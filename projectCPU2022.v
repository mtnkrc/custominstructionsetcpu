==> flow/design.v <==
module projectCPU2022(
  clk,
  rst,
  wrEn,
  data_fromRAM,
  addr_toRAM,
  data_toRAM,
  PC,
  W
);
input clk, rst;
input wire [15:0] data_fromRAM;
output reg [15:0] data_toRAM;
output reg wrEn;
output reg [12:0] addr_toRAM;
output reg [12:0] PC;  
output reg [15:0] W;  
reg [12:0] PCNext;
reg [2:0] opcode, opcodeNext;
reg [12:0] operand, operandNext;
reg [15:0] num, numNext;
reg [2:0] state, stateNext;
reg [15:0] WNext;
always @(posedge clk)begin
	state    <= #1 stateNext;
	PC       <= #1 PCNext;
	opcode   <= #1 opcodeNext;
	operand  <= #1 operandNext;
	W        <= #1 WNext;
	num      <= #1 numNext;
end
always @*begin
	stateNext    = state;
	PCNext       = PC;
	opcodeNext   = opcode;
	operandNext  = operand;
	numNext      = num;
	WNext        = W;
	addr_toRAM   = 0;
	wrEn         = 0;
	data_toRAM   = 0;
if(rst)
	begin
	stateNext    = 0;
	PCNext       = 0;
	opcodeNext   = 0;
	operandNext  = 0;
	WNext        = 0;
	numNext      = 0;
	addr_toRAM   = 0;
	wrEn         = 0;
	data_toRAM   = 0;
	end
else 
	case(state)
		0: begin
			PCNext      = PC;
			opcodeNext  = opcode;
			operandNext = 0;
			addr_toRAM  = PC;
			numNext     = 0;
			WNext       = W;
			wrEn        = 0;
			data_toRAM  = 0;
			stateNext   = 1;
		end
		1: begin
			PCNext      = PC;
			opcodeNext  = data_fromRAM[15:13];
			operandNext = data_fromRAM[12:0];
			numNext     = num;
			WNext       = W;
			wrEn        = 0;
			addr_toRAM  = data_fromRAM[12:0];
			stateNext   = 3;
			if(operandNext == 0) begin
				addr_toRAM  = 4;
				stateNext   = 2;
			end
		end
		2: begin
			PCNext      = PC;
			opcodeNext  = opcode;
			operandNext = data_fromRAM;
			WNext       = W;
			addr_toRAM  = data_fromRAM;
			numNext     = 0;
			wrEn        = 0;
			data_toRAM  = 0;
			stateNext   = 3;
		end 
		3: begin
			PCNext      = PC;
			opcodeNext  = opcode;
			operandNext = operand;
			addr_toRAM  = operand;
			numNext     = 0;
			WNext       = W;
			wrEn        = 0;
			data_toRAM  = 0;
			if(opcodeNext == 3'b000) begin
				stateNext = 4;
			end
			if(opcodeNext == 3'b001) begin
				stateNext = 4;
			end
			if(opcodeNext == 3'b010) begin
				stateNext = 4;
			end
			if(opcodeNext == 3'b011) begin
				stateNext = 4;
			end
			if(opcodeNext == 3'b100) begin
				stateNext = 4;
			end
			if(opcodeNext == 3'b101) begin
				stateNext = 4;
			end
			if(opcodeNext == 3'b110) begin
				stateNext = 4;
			end
			if(opcodeNext == 3'b111) begin
				stateNext = 4;
			end	
		end
		4: begin
			PCNext       = PC + 1;
			opcodeNext   = opcode;
			operandNext  = operand;
			addr_toRAM   = operand;
			numNext      = data_fromRAM;
			wrEn         = 1;
			WNext        = W;
			if(opcode == 3'b000) begin
				wrEn      = 0;
				WNext     = W + data_fromRAM;
				stateNext = 0;
			end
			if(opcode == 3'b001) begin
				wrEn      = 0;
				WNext     = ~(W | data_fromRAM);
				stateNext = 0;
			end
			if(opcode == 3'b010) begin
				wrEn      = 0;
				stateNext = 0;
				if(data_fromRAM < 16) begin
					WNext = W >> data_fromRAM;
				end
				else begin
					WNext = W << data_fromRAM[3:0];
				end
			end 
			if(opcode == 3'b011) begin
				wrEn        = 0;
				stateNext   = 0;
				if(data_fromRAM < 16) begin
					WNext = (W >> data_fromRAM) | (W << (16-data_fromRAM));
				end
				else begin
					WNext = (W << data_fromRAM[3:0]) | (W >> (16-data_fromRAM[3:0]));
				end
			end
			if(opcode == 3'b100) begin
				wrEn      = 0;
				stateNext = 0;
				if(W < data_fromRAM) begin
					WNext  = 16'hFFFF; 
				end
				else if (W == data_fromRAM) begin
					WNext  = 16'h0000;
				end
				else begin
					WNext  = 16'h0001;
				end
			end
			if(opcode == 3'b101) begin
				stateNext = 0;
				if(data_fromRAM == 0) begin
					wrEn   = 0;
					PCNext = W;
				end
				else begin
					wrEn   = 0;
					PCNext = PC + 1;
				end
			end
			if(opcode == 3'b110) begin
				wrEn      = 0;
				stateNext = 0;
				WNext     = data_fromRAM;
			end
			if(opcode == 3'b111) begin
				data_toRAM = W;
				stateNext  = 0;
			end
		end
		default: begin
			stateNext    = 0;
			PCNext       = 0;
			opcodeNext   = 0;
			operandNext  = 0;
			WNext        = 0;
			numNext      = 0;
			addr_toRAM   = 0;
			wrEn         = 0; 
			data_toRAM   = 0;
		end
	endcase
end
endmodule
* Step by step through the tools: projectCPU2022
What the tools print for projectCPU2022, step after step.
Lines are those of the file above, counted from 1.
Cell names lack the library's common part.
Not given: n/a
- Top :: projectCPU2022
- Clock :: clk
- Standard-cell library :: sky130hd
- Library corner :: tt_025C_1v80

* Elaborated design
Source: Yosys, flattened and elaborated, memories not mapped. Widths are those after wreduce. Registers that Yosys merges into a memory's read port (data or address) are not register bits. Print and check cells do not count. Equal cells are merged and count once.
- $add $sub $neg :: 4
- Magnitude comparators :: 2
- Equal/unequal tests :: 15
- Shift-type cells :: 4
- Muxes and demuxes :: 49
- Bitwise gates (word level) :: 5
- Reductions and logical operators :: 10
** Operators with widths (number)
- 16-bit 2-to-1 mux :: 12
- 13-bit parallel mux with 4-bit select :: 1
- 13-bit parallel mux with 2-bit select :: 2
- 13-bit 2-to-1 mux :: 4
- 16-bit OR :: 3
- 3-bit 2-to-1 mux :: 16
- 16-bit by 32-bit left shift with 16-bit output :: 1
- 16-bit by 32-bit >> shifter with 16-bit output :: 1
- 16-bit parallel mux with 2-bit select :: 1
- 9-bit inequality test with constant B :: 2
- 5-bit by 16-bit subtractor with 17-bit output with constant A :: 1
- 16-bit adder :: 1
- 16-bit < comparator :: 1
- 16-bit == test :: 1
- 16-bit by 16-bit >> shifter with 16-bit output :: 1
- 16-bit by 4-bit left shift with 16-bit output :: 1
- 16-bit by 5-bit < comparator with 1-bit output with constant B :: 1
- 16-bit NOT :: 1
- 16-bit zero test :: 1
- 3-bit == test with constant B :: 5
- 3-bit parallel mux with 5-bit select :: 1
- 13-bit by 1-bit adder with 13-bit output with constant B :: 1
- 13-bit zero test :: 1
- 3-bit by 2-bit == test with 1-bit output with constant B :: 4
- 1-bit 2-to-1 mux :: 11
- 4-bit OR reduction :: 2
- 7-bit inequality test with constant B :: 1
- 3-bit by 1-bit == test with 1-bit output with constant B :: 2
Other operator kinds: 6; their cells: 9.
- Register bits :: 48
- Input port bits :: 18
- Output and inout bits :: 59
- Cells after elaboration :: 94

* Depth
Depth = most cells in a row (Yosys ltp): at word level without a register or memory, in the mapped netlist without a sequential cell, where the memories' decode and read muxes count.
- Word-level depth :: 10
- ABC_AREA :: 0
- Mapped depth :: 14
- Depth with buffers taken out :: 10

* Synthesis result
The flow's flattened synthesis, as Yosys stat reports it; memories are mapped. The netlist is that of the ABC_AREA named above (0 if unset); the other value can give another one.
- Standard cells after synthesis :: 985
- Cell area after synthesis :: 7235.7 µm²
- Area of sequential cells :: 1001.0 µm²
- Mapped flip-flops :: 50
- Buffers :: 81
** Cell types
- dfxtp_1 :: number 50, area in all 1000.96 µm²
- ha_1 :: number 50, area in all 625.6 µm²
- mux4_2 :: number 19, area in all 427.91 µm²
- nor2_1 :: number 106, area in all 397.882 µm²
- a21oi_1 :: number 71, area in all 355.341 µm²
- o21ai_0 :: number 65, area in all 325.312 µm²
- mux2i_1 :: number 32, area in all 320.307 µm²
- nand2_1 :: number 77, area in all 289.027 µm²
- clkbuf_1 :: number 53, area in all 198.941 µm²
- nor3_1 :: number 36, area in all 180.173 µm²
- a22oi_1 :: number 22, area in all 165.158 µm²
- inv_1 :: number 42, area in all 157.651 µm²
- nand3_1 :: number 28, area in all 140.134 µm²
- mux2_2 :: number 11, area in all 123.869 µm²
- o211ai_1 :: number 16, area in all 120.115 µm²
- a222oi_1 :: number 11, area in all 110.106 µm²
- a211oi_1 :: number 14, area in all 105.101 µm²
- a31oi_1 :: number 16, area in all 100.096 µm²
Not listed: further types 78, cells in them 266.

* Worst setup path after synthesis
Path of least setup slack by OpenSTA after synthesis, without wires, with an ideal clock, recovery checks aside; 20% of the period is set as input and as output delay. Where synthesis merged equal registers, the netlist keeps one of their names.
- Path type :: in2reg
- Start :: input data_fromRAM[0]
- End :: register W[5]
- Clock period :: 4.26 ns
- External input delay :: 0.852 ns
- Library setup time :: 0.074 ns
- Launch time at the first pin :: 0.852 ns
- Arrival time :: 3.723 ns
- Required time :: 4.186 ns
- Setup slack :: 0.462 ns
- Path delay :: 2.945 ns
- Stages on the path :: 13
- Path buffers :: 3
- Synthesis period reached :: 3.798 ns
"path delay" = arrival - input delay + setup time.
"stages on the path": output pins that drive a net of the path, with the launching flip-flop's if there is one; two outputs of one cell count as two.
"synthesis period reached" = period - worst setup slack (recovery checks aside). The figure is calculated, with input and output delays left at 20% of the set period.
The rows between start and end are the longest chain of elaborated cells between them; the timing report does not say that the signal goes this way. Where chains are equally long, one stands for them.
A line is the first line of the expression or statement that the cell stems from. Yosys adds cells for indexed reads and writes and turns some case tables into memories.
- Cells stage by stage :: buf_2 > buf_2 > inv_2 > ha_1 > buf_4 > or4bb_1 > a41oi_1 > o32a_1 > nand3_1 > a2111oi_0 > o31ai_1 > a32o_1 > a31oi_1
- Length of the longest elaborated chain :: 8
- Elaborated cells on any way between the ends :: 21
- Those cells by class :: add/sub (3); compare (2); shift (4); mux (10); logic (2)
** Ends and longest elaborated chain, after synthesis
- start: declaration :: RTL line 12 : input wire [15:0] data_fromRAM;
- 5-bit by 4-bit subtractor with 6-bit output :: RTL line 161 : WNext = (W << data_fromRAM[3:0]) | (W >> (16-data_fromRAM[3:0]));
- 16-bit by 32-bit >> shifter with 16-bit output :: RTL line 161
- 16-bit OR :: RTL line 161
- 16-bit 2-to-1 mux :: RTL line 157 : if(data_fromRAM < 16) begin
- 16-bit 2-to-1 mux :: RTL line 154 : if(opcode == 3'b011) begin
- 16-bit 2-to-1 mux :: RTL line 164 : if(opcode == 3'b100) begin
- 16-bit 2-to-1 mux :: RTL line 188 : if(opcode == 3'b110) begin
- 16-bit parallel mux with 2-bit select :: RTL line 55 : case(state)
- end: assignment :: RTL line 29 : W <= #1 WNext;
- end: declaration :: RTL line 17 : output reg [15:0] W;

* Timing after layout
Path of least setup slack in the final report of run 1 (OpenROAD, finished layout, wires in). Where an end is a register, its clock arrival counts in the times.
- Path type :: in2reg
- Start :: input data_fromRAM[5]
- End :: register W[5]
- Clock period :: 3.98 ns
- External input delay :: 0.80 ns
- Library setup time :: 0.06 ns
- Launch time at the first pin :: 0.80 ns
- Arrival time :: 3.66 ns
- Required time :: 4.21 ns
- Setup slack :: 0.56 ns
- Stages on the path :: 12
- Path buffers :: 4
The rows between start and end are the longest chain of elaborated cells between them; the timing report does not say that the signal goes this way. Where chains are equally long, one stands for them.
- Cells stage by stage :: dlygate4sd2_1 > nor4_4 > buf_4 > buf_4 > and4_4 > o21ai_2 > buf_4 > and3_1 > a2111oi_4 > o31ai_1 > a32o_1 > a31oi_1
- Length of the longest elaborated chain :: 8
- Elaborated cells on any way between the ends :: 19
- Those cells by class :: add/sub (2); compare (2); shift (2); mux (10); logic (3)
** Ends and longest elaborated chain, after layout
- start: declaration :: RTL line 12 : input wire [15:0] data_fromRAM;
- 5-bit by 16-bit subtractor with 17-bit output :: RTL line 158 : WNext = (W >> data_fromRAM) | (W << (16-data_fromRAM));
- 16-bit by 32-bit left shift with 16-bit output :: RTL line 158
- 16-bit OR :: RTL line 158
- 16-bit 2-to-1 mux :: RTL line 157 : if(data_fromRAM < 16) begin
- 16-bit 2-to-1 mux :: RTL line 154 : if(opcode == 3'b011) begin
- 16-bit 2-to-1 mux :: RTL line 164 : if(opcode == 3'b100) begin
- 16-bit 2-to-1 mux :: RTL line 188 : if(opcode == 3'b110) begin
- 16-bit parallel mux with 2-bit select :: RTL line 55 : case(state)
- end: assignment :: RTL line 29 : W <= #1 WNext;
- end: declaration :: RTL line 17 : output reg [15:0] W;

2 stored runs of projectCPU2022 in the flow (synthesis by Yosys, layout by OpenROAD, sky130hd cells), in arbitrary order. Constraints: input delay and output delay 20% of the set period each, output load 0.01 pF.
"achieved period" means the clock period less the worst setup slack. The figure is calculated, with input and output delays left at 20% of the set period.
By "critical path time" is meant the share of the clock period that the worst setup path is allowed (20% is reserved at inputs, 20% at outputs), minus its slack. Clock arrival times at its registers enter into it.
"overall power": no workload was simulated; the value follows from the tool's default switching activity.

** Run 1
- Settings :: period_ns=3.98; SETUP_SLACK_MARGIN=0.58; CAP_MARGIN=20; CORE_MARGIN=2; CORE_UTILIZATION=40; SLEW_MARGIN=20
- Overall power :: 1.571 mW
- Yosys chip area after synthesis :: 7235.7 µm²
- Final worst hold slack :: 0.465 ns
- Post-route utilization :: 54.1 %
- Critical path time :: 2.62 ns
- Class of the worst setup path :: in2reg
- Achieved period :: 3.421 ns
- Setup slack of the worst path :: 0.559 ns
- Total negative slack on setup checks :: 0.000 ns
- Full die area :: 19180.9 µm²
- Standard-cell area after layout :: 9648.0 µm²

** Run 2
- Settings :: period_ns=5.58; CORE_UTILIZATION=43; SETUP_SLACK_MARGIN=0.16; PLACE_DENSITY=0.91; TNS_END_PERCENT=90; CTS_CLUSTER_SIZE=33; CAP_MARGIN=5; MIN_ROUTING_LAYER=met1; MAX_ROUTING_LAYER=met5; CORE_MARGIN=2; SLEW_MARGIN=20
- Setup slack of the worst path :: 0.456 ns
- Yosys chip area after synthesis :: 7235.7 µm²
- Final worst hold slack :: 0.475 ns
- Overall power :: 1.025 mW
- Achieved period :: 5.124 ns
- Standard-cell area after layout :: 8438.1 µm²
- Total negative slack on setup checks :: 0.000 ns
- Full die area :: 17881.0 µm²
- Post-route utilization :: 51.1 %
- Critical path time :: 2.89 ns
- Class of the worst setup path :: in2out
